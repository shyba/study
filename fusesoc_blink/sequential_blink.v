==> flow/design.v <==
module top(input clk, output D1, output D2, output D3, output D4, output D5);
reg [23:0] divider;
reg [3:0] counter;
parameter clk_freq_hz = 12000000;  
always @(posedge clk) begin
        divider <= (divider < clk_freq_hz) ? (divider + 1) : 0;
        counter <= (divider == 0) ? (counter + 1) : counter;
end
initial begin
        divider = 1;
end
assign D1 = counter[0];
assign D2 = counter[1];
assign D3 = counter[2];
assign D4 = counter[3];
assign D5 = counter == 0;
endmodule
Step by step through the tools: top
Tool output for the design above, in the order of the flow.
Lines are those of the file above, counted from 1.
Operators carry their Yosys type and port widths (W data, S select, Z words).
{ "inputs": {"top": "top", "clock": "clk", "lib": "sky130hd", "pvt_corner": "tt_025C_1v80"} }

Word level
Source: Yosys, flattened and elaborated, memories not mapped. Widths are those after wreduce; folded enables and synchronous resets count as part of the registers. Registers that Yosys merges into a memory's read port (data or address) are not register bits. Print and check cells do not count. Equal cells are merged and count once.
{ "bits": {"reg_bits": 28, "output_inout_bits": 5, "word_cells": 7} }
{ "op_classes": {"n_addsub": 2, "n_cmp": 1, "n_reduce_logical": 2} }
{ "op_table": {"columns": ["operator", "count"], "rows": [
  ["$add A24 B1 Y24 const B", 1],
  ["$lt A24 B24 Y1 const B", 1],
  ["$logic_not A24 Y1", 1],
  ["$add A4 B1 Y4 const B", 1],
  ["$logic_not A4 Y1", 1]
]} }

Logic depth
Depth = most cells in a row (Yosys ltp): at word level without a register or memory, in the mapped netlist without a sequential cell, where the memories' decode and read muxes count.
{ "depth": {"word_depth": 1, "abc_area": 0, "depth_mapped": 6, "ltp_nobuf": 5} }

Mapped cells and area
Source: synth_stat.txt of the flow (Yosys; design flattened, memories mapped). It holds for the ABC_AREA given above (unset counts as 0); a run with the other value may have another netlist.
{ "mapped": {"cell_count": 147, "mapped_area_mm2": 0.0013713, "seq_area_mm2": 0.0006006, "ff_cells": 28, "buffers": 6} }
{ "by_type": {"columns": ["type", "count", "type_area_um2"], "rows": [
  ["sky130_fd_sc_hd__dfxtp_1", 24, 480.461],
  ["sky130_fd_sc_hd__edfxtp_1", 4, 120.115],
  ["sky130_fd_sc_hd__a21oi_1", 15, 75.072],
  ["sky130_fd_sc_hd__xnor2_1", 7, 61.309],
  ["sky130_fd_sc_hd__xor2_1", 7, 61.309],
  ["sky130_fd_sc_hd__a22oi_1", 8, 60.058],
  ["sky130_fd_sc_hd__ha_1", 4, 50.048],
  ["sky130_fd_sc_hd__nor4_1", 6, 37.536],
  ["sky130_fd_sc_hd__or3_1", 6, 37.536],
  ["sky130_fd_sc_hd__nand2_1", 9, 33.782],
  ["sky130_fd_sc_hd__nand4_1", 5, 31.28],
  ["sky130_fd_sc_hd__inv_1", 8, 30.029],
  ["sky130_fd_sc_hd__o21ai_0", 6, 30.029],
  ["sky130_fd_sc_hd__nand3_1", 5, 25.024],
  ["sky130_fd_sc_hd__o31ai_1", 3, 22.522],
  ["sky130_fd_sc_hd__or4_4", 2, 22.522],
  ["sky130_fd_sc_hd__nand4_4", 1, 21.27],
  ["sky130_fd_sc_hd__clkbuf_1", 5, 18.768]
]} }
Not listed: further types 16, cells in them 22.

Timing after synthesis
OpenSTA on the mapped netlist: ideal clock, no wires. The path of least setup slack (recovery checks aside). Input and output delay are each 20% of the period. Register names are those of the netlist, which keeps one name where synthesis merged equal registers.
{ "synth_path": {"path_type": "register -> register", "startpoint": "register divider[0]", "endpoint": "register divider[20]", "tclk_ps": 2080, "t_first_pin_ps": 0, "arrival_ps": 1829, "path_slack_ps": 175, "delay_ps": 1904, "driving_pins": 7, "synth_period_reached_ps": 1905} }
"delay_ps" is the arrival time less input delay plus setup time.
"driving_pins": output pins that drive a net of the path, with the launching flip-flop's if there is one; two outputs of one cell count as two.
"synth_period_reached_ps" is the clock period less the worst setup slack; recovery checks do not enter. This is arithmetic on one report: input and output delays are still those of the set period (20% each).
The rows between start and end are the longest chain of elaborated cells between them; the timing report does not say that the signal goes this way. Where chains are equally long, one stands for them.
A line is the first line of the expression or statement that the cell stems from. Yosys adds cells for indexed reads and writes and turns some case tables into memories.
{ "synth_via": {"cell_sequence": "sky130_fd_sc_hd__dfxtp_1 sky130_fd_sc_hd__ha_1 sky130_fd_sc_hd__nand3_1 sky130_fd_sc_hd__or4_1 sky130_fd_sc_hd__buf_2 sky130_fd_sc_hd__or4_4 sky130_fd_sc_hd__a22oi_2", "elab_chain_len": 1} }
{ "synth_lines": {"columns": ["item", "line_no", "text"], "rows": [
  ["start, declared", 2, "reg [23:0] divider;"],
  ["start, assigned", 6, "divider <= (divider < clk_freq_hz) ? (divider + 1) : 0;"],
  ["$add A24 B1 Y24", 6, null],
  ["end, assigned", 6, null],
  ["end, declared", 2, null]
]} }

Worst path after layout
Path of least setup slack in the final report of job 1 (OpenROAD, finished layout, wires in). Where an end is a register, its clock arrival counts in the times.
The report prints the path's times to 10 ps; the period is as set.
{ "layout_path": {"path_type": "register -> output", "startpoint": "register counter[0]", "endpoint": "output port D5", "tclk_ps": 3640, "output_delay_ps": 730, "t_first_pin_ps": 270, "arrival_ps": 1670, "path_slack_ps": 1250, "driving_pins": 5} }
The rows between start and end are the longest chain of elaborated cells between them; the timing report does not say that the signal goes this way. Where chains are equally long, one stands for them.
{ "layout_via": {"cell_sequence": "sky130_fd_sc_hd__edfxtp_1 sky130_fd_sc_hd__inv_1 sky130_fd_sc_hd__ha_1 sky130_fd_sc_hd__nor3b_1 sky130_fd_sc_hd__clkdlybuf4s50_1", "elab_chain_len": 1} }
{ "layout_lines": {"columns": ["item", "line_no", "text"], "rows": [
  ["start, declared", 3, "reg [3:0] counter;"],
  ["start, assigned", 7, "counter <= (divider == 0) ? (counter + 1) : counter;"],
  ["$logic_not A4 Y1", 16, "assign D5 = counter == 0;"],
  ["end, declared", 1, "module top(input clk, output D1, output D2, output D3, output D4, output D5);"]
]} }

Ticket comment

Measured data: module top, platform sky130hd, 2 stored runs of the flow under differing settings, order arbitrary. Input and output delays are each 20% of the period that was set; the output load is 0.01 pF.
"clock period reached" is the run's clock period less its worst setup slack. It is reckoned from that one timing run; input and output delays stay at 20% of the period that was set.
"worst path time": the worst setup path's part of the clock period (all of it between registers, 20% less for each end at a port) less its slack. A launch clock that arrives late makes it longer, a capture clock that arrives late makes it shorter.
By "power consumption" is meant OpenSTA's value without simulated activity: inputs other than the clock are taken to toggle once in ten clock periods, and the tool carries that through the logic.
"worst path time" is known to 10 ps.

==> job 1: settings <==
{ "period_ns": 3.64, "CORE_UTILIZATION": 21, "SETUP_SLACK_MARGIN": 0.11, "PLACE_DENSITY_LB_ADDON": 0.21, "HOLD_SLACK_MARGIN": 0.23, "CORE_ASPECT_RATIO": 1.94, "TNS_END_PERCENT": 5, "GPL_TIMING_DRIVEN": 0, "MIN_ROUTING_LAYER": "met1", "CAP_MARGIN": 20, "CORE_MARGIN": 2, "SLEW_MARGIN": 20 }
==> job 1: results <==
total negative slack: 0 ps
full die area: 0.0072282 mm²
standard-cell area after layout: 0.0016078 mm²
chip area in the Yosys report: 0.0013713 mm²
worst path time: 1670 ps
type of the worst setup path: register -> output
setup slack of the worst path: 1247 ps
utilization after routing: 25.1 %
clock period reached: 2393 ps
power consumption: 0.0005696 W
worst-case hold slack: 514 ps

==> job 2: settings <==
{ "period_ns": 1.51, "CORE_UTILIZATION": 23, "PLACE_DENSITY_LB_ADDON": 0.22, "CELL_PAD_IN_SITES_GLOBAL_PLACEMENT": 2, "CELL_PAD_IN_SITES_DETAIL_PLACEMENT": 1, "TNS_END_PERCENT": 30, "GPL_TIMING_DRIVEN": 1, "CTS_CLUSTER_SIZE": 100, "CTS_CLUSTER_DIAMETER": 358, "CAP_MARGIN": 25, "MAX_ROUTING_LAYER": "met4", "CORE_MARGIN": 2, "SLEW_MARGIN": 20 }
==> job 2: results <==
utilization after routing: 35.6 %
full die area: 0.0065959 mm²
worst path time: 1730 ps
type of the worst setup path: register -> register
standard-cell area after layout: 0.0020832 mm²
worst-case hold slack: 534 ps
total negative slack: -1469 ps
chip area in the Yosys report: 0.0013713 mm²
setup slack of the worst path: -225 ps
power consumption: 0.001338 W
clock period reached: 1735 ps
